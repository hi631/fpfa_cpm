==> flow/design.v <==
module sdram (
	inout [15:0]  		sd_data,     
	output reg [12:0]	sd_addr,     
	output reg [1:0] 	sd_dqm,      
	output reg [1:0] 	sd_ba,       
	output 				sd_cs,       
	output 				sd_we,       
	output 				sd_ras,      
	output 				sd_cas,      
	input 		 		init,			 
	input 		 		clk_hi,		 
	input	[2:0]			sdt,
	input [15:0]  		din,			 
	output [15:0]     dout,			 
	input [23:0]   	addr,        
	input [1:0]    	ds,          
	input 		 		oe,          
	input 		 		we           
);
localparam RASCAS_DELAY   = 3'd2;    
localparam BURST_LENGTH   = 3'b000;  
localparam ACCESS_TYPE    = 1'b0;    
localparam CAS_LATENCY    = 3'd2;    
localparam OP_MODE        = 2'b00;   
localparam NO_WRITE_BURST = 1'b1;    
localparam MODE = { 3'b000, NO_WRITE_BURST, OP_MODE, CAS_LATENCY, ACCESS_TYPE, BURST_LENGTH}; 
localparam STATE_FIRST     = 3'd0;    
localparam STATE_CMD_START = 3'd0;  
localparam STATE_CMD_CONT  = STATE_CMD_START  + RASCAS_DELAY;  
localparam STATE_READ      = STATE_CMD_CONT + CAS_LATENCY + 4'd1;
localparam STATE_LAST      = 3'd7;   
reg [4:0] reset;
always @(posedge clk_hi) begin
	if(init)	reset <= 5'h1f;
	else if((sdt == STATE_LAST) && (reset != 0))
		reset <= reset - 5'd1;
end
localparam CMD_INHIBIT         = 4'b1111;
localparam CMD_NOP             = 4'b0111;
localparam CMD_ACTIVE          = 4'b0011;
localparam CMD_READ            = 4'b0101;
localparam CMD_WRITE           = 4'b0100;
localparam CMD_BURST_TERMINATE = 4'b0110;
localparam CMD_PRECHARGE       = 4'b0010;
localparam CMD_AUTO_REFRESH    = 4'b0001;
localparam CMD_LOAD_MODE       = 4'b0000;
reg [3:0] sd_cmd;    
assign sd_cs  = sd_cmd[3];
assign sd_ras = sd_cmd[2];
assign sd_cas = sd_cmd[1];
assign sd_we  = sd_cmd[0];
assign sd_data = (we && (sdt!=0)) ? din : 16'bZZZZZZZZZZZZZZZZ;
assign dout = sd_data;
always @(posedge clk_hi) begin
	sd_cmd <= CMD_INHIBIT;   
	if(reset != 0) begin
		if(sdt == STATE_CMD_START) begin
			if(reset == 13) begin
				sd_cmd <= CMD_PRECHARGE;
				sd_addr[10] <= 1'b1;       
			end
			if(reset == 2) begin
				sd_cmd <= CMD_LOAD_MODE;
				sd_addr <= MODE;
			end
		end
	end else begin
		if(we || oe) begin
			if(sdt == STATE_CMD_START) begin
				sd_cmd <= CMD_ACTIVE;
				sd_addr <= { 1'b0, addr[19:8] };
				sd_ba <= addr[21:20];
				if(!we) sd_dqm <= 2'b00;
				else    sd_dqm <= ~ds;
			end
			if(sdt == STATE_CMD_CONT) begin
				sd_cmd <= we?CMD_WRITE:CMD_READ;
				sd_addr <= { 4'b0010, addr[22], addr[7:0] };   
			end
		end
		else begin
			if(sdt == STATE_CMD_START)
				sd_cmd <= CMD_AUTO_REFRESH;
		end
	end
end
endmodule
== From RTL to reports: sdram ==
The steps from the RTL of sdram to its reports follow in flow order.
Lines are those of the file above, counted from 1.
Cell names lack the library's common part.
A cell with - has no value.
Inputs
  design top: sdram
  clock input: clk_hi
  standard-cell library: sky130hd
  library corner: tt_025C_1v80

== Elaborated design ==
Counts by Yosys on the flattened word-level netlist (proc, flatten, opt, wreduce; memories kept). Register bits leave out memories and registers merged into their read ports (data or address). Print and check cells are left out. Cells with the same type and inputs are merged into one.
Word-level totals
  register bits: 26
  bits of input ports: 49
  output and inout bits: 53
  word-level cells: 56
Operators by class
  add/subtract/negate cells: 1
  equality and inequality tests: 7
  muxes and demuxes: 29
  bitwise logic cells: 2
  reduce/logical cells: 11
Operators by type and width (number)
  10-bit two-way mux: 6
  4-bit two-way mux: 8
  16-bit two-way mux: 1
  2-bit two-way mux: 6
  4-bit AND reduction: 2
  1-bit two-way mux: 8
  5-bit by 1-bit subtractor with 5-bit output with constant B: 1
  5-bit by 2-bit equality test with 1-bit output with constant B: 1
  5-bit by 4-bit equality test with 1-bit output with constant B: 1
  5-bit nonzero test: 1
  2-bit by 1-bit inequality test with 1-bit output with constant B: 2
  2-bit nonzero test: 2
  3-bit by 1-bit inequality test with 1-bit output with constant B: 1
  3-bit by 2-bit equality test with 1-bit output with constant B: 1
  3-bit equality test with constant B: 1
  3-bit zero test: 1
  3-bit AND reduction: 1
  3-bit nonzero test: 1
  1-bit logical AND: 2
  2-bit NOT: 1
  1-bit logical OR: 1
  1-bit NOT: 1

== Depth ==
Longest topological path by Yosys (ltp), each cell counted once; first at word level (registers and memories cut), then after technology mapping (sequential cells cut; the memories' decode and read muxes count).
Logic depth
  depth in word-level cells: 5
  ABC_AREA: 1
  mapped depth: 9
  gate-level depth less buffers: 9

== Netlist ==
The flow's flattened synthesis, as Yosys stat reports it; memories are mapped. The netlist is that of the ABC_AREA named above (0 if unset); the other value can give another one.
The area totals of this step are shown rounded.
Cells by type
  edfxtp_1: number 16, total area 480.461 µm²
  buf_4: number 35, total area 262.752 µm²
  dfxtp_1: number 9, total area 180.173 µm²
  nand2_1: number 37, total area 138.883 µm²
  nand3_1: number 15, total area 75.072 µm²
  nor2_1: number 20, total area 75.072 µm²
  inv_1: number 17, total area 63.811 µm²
  o21ai_2: number 6, total area 52.55 µm²
  ha_1: number 4, total area 50.048 µm²
  nor2_2: number 6, total area 37.536 µm²
  nor2_4: number 2, total area 22.522 µm²
  buf_12: number 1, total area 20.019 µm²
  o21ai_0: number 4, total area 20.019 µm²
  nand2_4: number 1, total area 11.261 µm²
  nand3_2: number 1, total area 10.01 µm²
  nand3b_1: number 1, total area 7.507 µm²
  nor3b_1: number 1, total area 7.507 µm²
  inv_4: number 1, total area 6.256 µm²
Not listed: further types 4, cells in them 4.
Mapped netlist
  cells in the netlist: 181
  cell area after synthesis: 1539 µm²
  area of sequential cells: 660.6 µm²
  mapped flip-flops: 25
  buffer cells: 36

== Worst setup path after synthesis ==
OpenSTA on the mapped netlist: ideal clock, no wires. The path of least setup slack (recovery checks aside). Input and output delay are each 20% of the period. Register names are those of the netlist, which keeps one name where synthesis merged equal registers.
Timing post-synthesis
  path kind: register -> register
  start point: register reset[0]
  end point: register sd_addr[0]
  clock period: 2.51 ns
  library setup time: 0.378 ns
  launch time at the first pin: 0.000 ns
  data arrival time: 1.506 ns
  data required time: 2.132 ns
  path slack: 0.626 ns
  path delay: 1.884 ns
  stages on the path: 9
  buffers on the path: 0
  synthesis period reached: 1.884 ns
"path delay" = arrival - input delay + setup time.
"stages on the path" counts driving pins, that of a launching flip-flop among them; a cell with two outputs on the path counts twice.
"synthesis period reached" = period - worst setup slack (recovery checks aside). The figure is calculated, with input and output delays left at 20% of the set period.
Between the ends stands the longest chain of elaborated cells between them, by number of cells; it is not shown to be the way that was timed. Of several equally long chains one is given.
Each line given opens the expression or statement behind the cell; cells for indexed reads and writes are added by Yosys, which also makes memories of some case tables.
At most two assigning lines are given for a register; there are more.
Only ways into the end's enable, where the timed path ends, are counted here.
On the way, post-synthesis
  path through: dfxtp_1 inv_1 ha_1 inv_1 nor2_4 nand2_4 nand2_1 nand2_1 nor2_1
  length of the longest elaborated chain: 3
  elaborated cells between the ends (all ways): 6
  those cells by class: 3 x eq/ne; 3 x reduce/logical
Ends and longest elaborated chain, post-synthesis
  start, declared: line 32  | reg [4:0] reset;
  start, assigned: line 34  | if(init) reset <= 5'h1f;
  start, assigned: line 36  | reset <= reset - 5'd1;
  5-bit nonzero test: line 56  | if(reset != 0) begin
  2-bit by 1-bit inequality test with 1-bit output
  4-bit AND reduction
  end, assigned: line 71  | sd_addr <= { 1'b0, addr[19:8] };
  end, assigned: line 78  | sd_addr <= { 4'b0010, addr[22], addr[7:0] };
  end, declared: line 3  | output reg [12:0] sd_addr,

== Worst path after layout ==
From the final timing report of run A: the path of least setup slack in the routed layout; clock arrival at registers is part of the times.
Timing after layout
  path kind: register -> register
  start point: register reset[0]
  end point: register sd_addr[2]
  clock period: 1.58 ns
  library setup time: 0.27 ns
  launch time at the first pin: 0.28 ns
  data arrival time: 1.65 ns
  data required time: 1.58 ns
  path slack: -0.06 ns
  stages on the path: 10
  buffers on the path: 1
Between the ends stands the longest chain of elaborated cells between them, by number of cells; it is not shown to be the way that was timed. Of several equally long chains one is given.
At most two assigning lines are given for a register; there are more.
Only ways into the end's enable, where the timed path ends, are counted here.
On the way, after layout
  path through: dfxtp_2 inv_4 ha_2 inv_1 nor2_2 nand2_2 nand2_4 nand2_2 nor2_4 buf_12
  length of the longest elaborated chain: 3
  elaborated cells between the ends (all ways): 6
  those cells by class: 3 x eq/ne; 3 x reduce/logical
Ends and longest elaborated chain, after layout
  start, declared: line 32  | reg [4:0] reset;
  start, assigned: line 34  | if(init) reset <= 5'h1f;
  start, assigned: line 36  | reset <= reset - 5'd1;
  5-bit nonzero test: line 56  | if(reset != 0) begin
  2-bit by 1-bit inequality test with 1-bit output
  4-bit AND reduction
  end, assigned: line 71  | sd_addr <= { 1'b0, addr[19:8] };
  end, assigned: line 78  | sd_addr <= { 4'b0010, addr[22], addr[7:0] };
  end, declared: line 3  | output reg [12:0] sd_addr,

Memo
Re: implementation data of sdram

Record of 2 stored runs of the RTL-to-layout flow on sdram, platform sky130hd. The runs are unordered. Constraints: input delay and output delay 20% of the set period each, output load 0.01 pF.
By "achieved clock period" is meant the clock period of the run minus its worst setup slack. This is arithmetic on one report: input and output delays are still those of the set period (20% each).
"worst setup path time" is the time allowed to the run's worst setup path (the clock period less input and output delay, where it has them) less its slack. Clock arrival times count: a late capture clock shortens it, a late launch clock lengthens it.
By "power" is meant OpenSTA's value without simulated activity: inputs other than the clock are taken to toggle once in ten clock periods, and the tool carries that through the logic.
Results are given in rounded form.
[run A] settings: period_ns=1.58, CORE_UTILIZATION=41, SETUP_SLACK_MARGIN=0.34, PLACE_DENSITY=0.83, CELL_PAD_IN_SITES_GLOBAL_PLACEMENT=0, CELL_PAD_IN_SITES_DETAIL_PLACEMENT=1, TNS_END_PERCENT=60, ABC_AREA=1, GPL_ROUTABILITY_DRIVEN=1, CTS_CLUSTER_SIZE=36, MIN_ROUTING_LAYER=met1, CAP_MARGIN=20, CORE_MARGIN=2, SLEW_MARGIN=20
[run A] result: chip area after synthesis (Yosys) 1539 µm², die area 4260 µm², standard-cell area of the final layout 2296 µm², utilization 0.632, worst setup slack after layout -0.063 ns, total negative slack -0.772 ns, worst hold slack 0.588 ns, power 1339 µW, achieved clock period 1.643 ns, worst setup path time 1.64 ns, worst setup path kind register -> register
[run B] settings: period_ns=3.5, CORE_UTILIZATION=31, SETUP_SLACK_MARGIN=0.44, PLACE_DENSITY=0.53, CELL_PAD_IN_SITES_GLOBAL_PLACEMENT=0, GPL_TIMING_DRIVEN=0, GPL_ROUTABILITY_DRIVEN=0, CTS_CLUSTER_SIZE=37, CAP_MARGIN=20, CORE_MARGIN=2, SLEW_MARGIN=20
[run B] result: chip area after synthesis (Yosys) 1448 µm², die area 5232 µm², standard-cell area of the final layout 2200 µm², utilization 0.498, worst setup slack after layout 0.849 ns, total negative slack 0.000 ns, worst hold slack 0.552 ns, power 598.1 µW, achieved clock period 2.651 ns, worst setup path time 2.65 ns, worst setup path kind register -> register
